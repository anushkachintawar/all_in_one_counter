==> flow/design.v <==
`timescale 1ns / 1ps
module All_in_one(
    input [1:0] sw,
    input btnC,
    input clk,
    output [15:0] led
    );
    wire[3:0]D;   
    wire[3:0]cin;
    Mode2_4Decoder de(sw[1:0],btnC,D[3:0]);
    and(cin[0],D[0],btnC);
    and(cin[2],D[2],btnC);
    and(cin[3],D[3],btnC);
    and(cin[1],D[1],btnC);
    Four_bit_Up_counter Count1(cin[0],clk,led[3:0]);
    Four_bit_Down_counter Count2(cin[1],clk,led[7:4]);
    Mod_10_Up_counter Count3(cin[2],clk,led[11:8]);
    Mod_5_Down_counter Count4(cin[3],clk,led[15:12]);
endmodule
`timescale 1ns / 1ps
module Four_bit_Down_counter(
    input clear,
    input clk,
    output reg [3:0] Cout
    );
     initial
     Cout=4'b1111;
     always @ (posedge clk) 
     begin   
    if (clear==0)  
      Cout <= 4'b1111;  
    else  
      Cout <= Cout - 1;  
  end    
endmodule
`timescale 1ns / 1ps
module Four_bit_Up_counter(
    input clear,
    input clk,
    output reg [3:0] Cout
    ); 
     initial
      Cout=0;
     always @ (posedge clk) 
     begin  
    if (clear==0)  
      Cout <= 0;  
    else  
      Cout <= Cout + 1;  
  end    
endmodule
`timescale 1ns / 1ps
module Mod_10_Up_counter(
    input clear,
    input clk,
    output reg [3:0] Cout
    );
    initial
     Cout=4'b0000;
    always@ (posedge clk)
begin 
if( clear==0 | Cout==4'b1001)
Cout <= 4'b0000;
else
Cout <= Cout+ 1;
end
endmodule
`timescale 1ns / 1ps
module Mod_5_Down_counter(
    input clear,
    input clk,
    output reg [3:0] Cout
    );
    initial
     Cout=4'b0101;
     always@ (posedge clk)
     begin
       if( clear==0)
         Cout <= 4'b0000;
       else
         begin
         if(Cout<=5 & Cout>0)
            Cout<=Cout-1;
         else
            Cout<=4'b0101;
         end
    end
endmodule
`timescale 1ns / 1ps
module Mode2_4Decoder(
    input [1:0] Mode,
    input Reset,
    output reg [3:0] D
    );
    always @(*)
    begin
      if(Reset==1)
      begin
      D=4'd0;
       case (Mode)
       2'b00: D=4'd1;
       2'b01: D=4'd2;
       2'b10: D=4'd4;
       2'b11: D=4'd8;
       endcase
      end
      else
      D=4'd0;
    end
endmodule
From RTL to reports: All_in_one. Tool output for the design above, in the order of the flow. Lines are those of the file above, counted from 1. Operators: Yosys type, input widths -> output width; for muxes data width and select width s. Library cell names are shortened. Not given: --

Top: All_in_one. Clock input: clk. Library: sky130hd. Timing corner: tt_025C_1v80.

After elaboration. Counts by Yosys on the flattened word-level netlist (proc, flatten, opt, wreduce; memories kept). Register bits leave out memories and registers merged into their read ports (data or address). Print and check cells are left out. Cells with the same type and inputs are merged into one.

Under bits in registers stands 16. Memories: 0. Under input bits stands 4. The figure for clocked read ports x word width is 0. The entry for elaborated cells reads 27. For ROM bits the number is 0. The entry for output and inout port bits reads 16. The figure for bits in latches is 0. Memory bits (writable): 0.

Under add/sub/neg operators stands 4. For reductions and logical operators the number is 2. The figure for shift-type cells is 0. The figure for div/mod/pow operators is 0. The entry for bitwise logic cells reads 7. Magnitude comparators: 2. The entry for equality and inequality tests reads 4. The entry for muxes and demuxes reads 3. The figure for multiply operators is 0.

Operators with widths (number): $pmux 4 s4 (1); $add 4x1->4 const B (2); $sub 4x1->4 const B (2); $and 1x1->1 (5); $eq 2x2->1 const B (2); $gt 4x1->1 const B (1); $le 4x3->1 const B (1); $eq 4x4->1 const B (1); $mux 4 (1); $mux 3 (1); $eq 2x1->1 const B (1); $logic_not 2->1 (1); $reduce_and 2->1 (1); $or 1x1->1 (1); $not 1->1 (1).

Depth. Depth = most cells in a row (Yosys ltp): at word level without a register or memory, in the mapped netlist without a sequential cell, where the memories' decode and read muxes count.

For word-level depth the number is 6. The entry for ABC_AREA reads 0. For gate-level depth with buffers the number is 5. The figure for depth with buffers taken out is 5.

Netlist. The flow's flattened synthesis, as Yosys stat reports it; memories are mapped. The netlist is that of the ABC_AREA named above (0 if unset); the other value can give another one.

The figure for buffers is 0. For area of sequential cells the number is 320.3 um^2. For flip-flops the number is 16. The figure for cell count is 67. Chip area (Yosys): 648.1 um^2.

Cell types: dfxtp_1 (number 16, area in all 320.307 um^2); ha_1 (number 6, area in all 75.072 um^2); nor2_1 (number 11, area in all 41.29 um^2); xnor2_1 (number 4, area in all 35.034 um^2); inv_1 (number 7, area in all 26.275 um^2); nand2_1 (number 7, area in all 26.275 um^2); nor4_2 (number 2, area in all 25.024 um^2); xor2_1 (number 2, area in all 17.517 um^2); nand3_1 (number 2, area in all 10.01 um^2); nand3_2 (number 1, area in all 10.01 um^2); o2111ai_1 (number 1, area in all 8.758 um^2); or2_4 (number 1, area in all 8.758 um^2); nand3b_1 (number 1, area in all 7.507 um^2); nor3b_1 (number 1, area in all 7.507 um^2); nor2b_1 (number 1, area in all 6.256 um^2); nor4_1 (number 1, area in all 6.256 um^2); or2_1 (number 1, area in all 6.256 um^2); a21oi_1 (number 1, area in all 5.005 um^2); nor3_1 (number 1, area in all 5.005 um^2).

By module: a second synthesis without flattening, with its own total; a netlist apart from the flattened one above.

The figure for cells (unflattened synthesis) is 71. Area (unflattened synthesis): 710.7 um^2.

Each row is one instance without its submodules.

Modules: Mod_10_Up_counter (cells 19, area 185.2 um^2, times used 1, seq. area 80.1 um^2); Mod_5_Down_counter (cells 17, area 177.7 um^2, times used 1, seq. area 80.1 um^2); Four_bit_Up_counter (cells 13, area 145.1 um^2, times used 1, seq. area 80.1 um^2); Four_bit_Down_counter (cells 14, area 140.1 um^2, times used 1, seq. area 80.1 um^2); Mode2_4Decoder (cells 4, area 37.5 um^2, times used 1, seq. area 0.0 um^2); All_in_one (cells 4, area 25.0 um^2, times used 1, seq. area 0.0 um^2).

Worst setup path after synthesis. OpenSTA on the mapped netlist: ideal clock, no wires. The path of least setup slack (recovery checks aside). Input and output delay are each 20% of the period. Register names are those of the netlist, which keeps one name where synthesis merged equal registers.

Path type: register to register. Start point: reg Count4.Cout[0]. End point: reg Count4.Cout[0]. The figure for slack is -0.080 ns. The entry for path delay reads 1.230 ns. For clock period the number is 1.15 ns. For setup time the number is 0.121 ns. Under path buffers stands 0. Arrival: 1.109 ns. The entry for driving pins on the path reads 6. The entry for launch time at the first pin reads 0.000 ns. The entry for data required time reads 1.029 ns. Period reached after synthesis: 1.23 ns.

"path delay" = arrival - input delay + setup time. "driving pins on the path": output pins that drive a net of the path, with the launching flip-flop's if there is one; two outputs of one cell count as two. "period reached after synthesis" = period - worst setup slack (recovery checks aside). The figure is calculated, with input and output delays left at 20% of the set period. The rows between start and end are the longest chain of elaborated cells between them; the timing report does not say that the signal goes this way. Where chains are equally long, one stands for them. A line is the first line of the expression or statement that the cell stems from. Yosys adds cells for indexed reads and writes and turns some case tables into memories. At most two assigning lines are given for a register; there are more.

Cells stage by stage: dfxtp_1 -> inv_1 -> ha_1 -> nor2b_1 -> nor4_1 -> nor2_1. The entry for cells in the longest elaborated chain reads 3. Elaborated cells on any way between the ends: 5. Under RTL lines with such cells stands 2. Those cells by class: add/sub (1); compare (2); mux (1); logic (1).

Ends and longest elaborated chain, after synthesis: start: declaration (RTL line 72) `output reg [3:0] Cout`; start: assignment (RTL line 79) `Cout <= 4'b0000;`; start: assignment (RTL line 83) `Cout<=Cout-1;`; $le 4x3->1 (RTL line 82) `if(Cout<=5 & Cout>0)`; $and 1x1->1 (RTL line 82); $mux 3 (RTL line 82); end: assignment (RTL line 79); end: assignment (RTL line 83); end: declaration (RTL line 72).

Worst path after layout. From the final timing report of record 1: the path of least setup slack in the routed layout; clock arrival at registers is part of the times.

Path type: register to output. Start point: reg Count2.Cout[1]. End point: out led[5]. Under external output delay stands 0.24 ns. For clock period the number is 1.19 ns. The entry for launch time at the first pin reads 0.28 ns. Under path buffers stands 1. The entry for data required time reads 0.95 ns. The entry for driving pins on the path reads 2. Arrival: 0.92 ns. The figure for slack is 0.03 ns.

Cells stage by stage: dfxtp_1 -> dlygate4sd2_1. The entry for cells in the longest elaborated chain reads 0. Elaborated cells on any way between the ends: 0. Under RTL lines with such cells stands 0.

Ends and longest elaborated chain, after layout: start: declaration (RTL line 24) `output reg [3:0] Cout`; start: assignment (RTL line 31) `Cout <= 4'b1111;`; start: assignment (RTL line 33) `Cout <= Cout - 1;`; end: declaration (RTL line 6) `output [15:0] led`.

Appendix: measured runs

Record of 2 stored runs of the RTL-to-layout flow on All_in_one, platform sky130hd. The runs are unordered. Constraints: input delay and output delay 20% of the set period each, output load 0.01 pF. "clock period reached" is the run's clock period less its worst setup slack. It is reckoned from that one timing run; input and output delays stay at 20% of the period that was set. "allowed time less slack (worst setup path)" means the part of the period allowed to the worst setup path (the constraints hold back 20% at inputs and 20% at outputs) less its slack; where the path has registers, the arrival times of their clocks count too. "total power after layout" is the tool's figure for a default switching activity; nothing was simulated.

Record 1 has these settings: period_ns 1.19; CAP_MARGIN 20; CORE_MARGIN 2; CORE_UTILIZATION 40; SLEW_MARGIN 20. The measured chip area after synthesis (Yosys) is 648.1 um^2. The die footprint stands at 1958.1 um^2. The standard-cell area of the final layout is 1058.5 um^2. For the post-route utilization the run shows 0.703. The worst slack on setup checks stands at 0.030 ns. The measured total negative slack on setup checks is 0.000 ns. The measured lowest hold slack is 0.419 ns. The total power after layout comes to 1032 uW. The clock period reached stands at 1.160 ns. The measured allowed time less slack (worst setup path) is 0.92 ns. Type of the worst setup path: register to output.

Record 2 has these settings: period_ns 1.42; CORE_UTILIZATION 48; PLACE_DENSITY_LB_ADDON 0.29; ABC_AREA 0; CTS_CLUSTER_SIZE 99; CAP_MARGIN 15; SLEW_MARGIN 15; CORE_MARGIN 2. The measured chip area after synthesis (Yosys) is 648.1 um^2. The die footprint stands at 1660.2 um^2. The standard-cell area of the final layout is 907.1 um^2. For the post-route utilization the run shows 0.706. The worst slack on setup checks stands at 0.173 ns. The measured total negative slack on setup checks is 0.000 ns. The measured lowest hold slack is 0.422 ns. The total power after layout comes to 817.8 uW. The clock period reached stands at 1.247 ns. The measured allowed time less slack (worst setup path) is 0.96 ns. Type of the worst setup path: register to output.
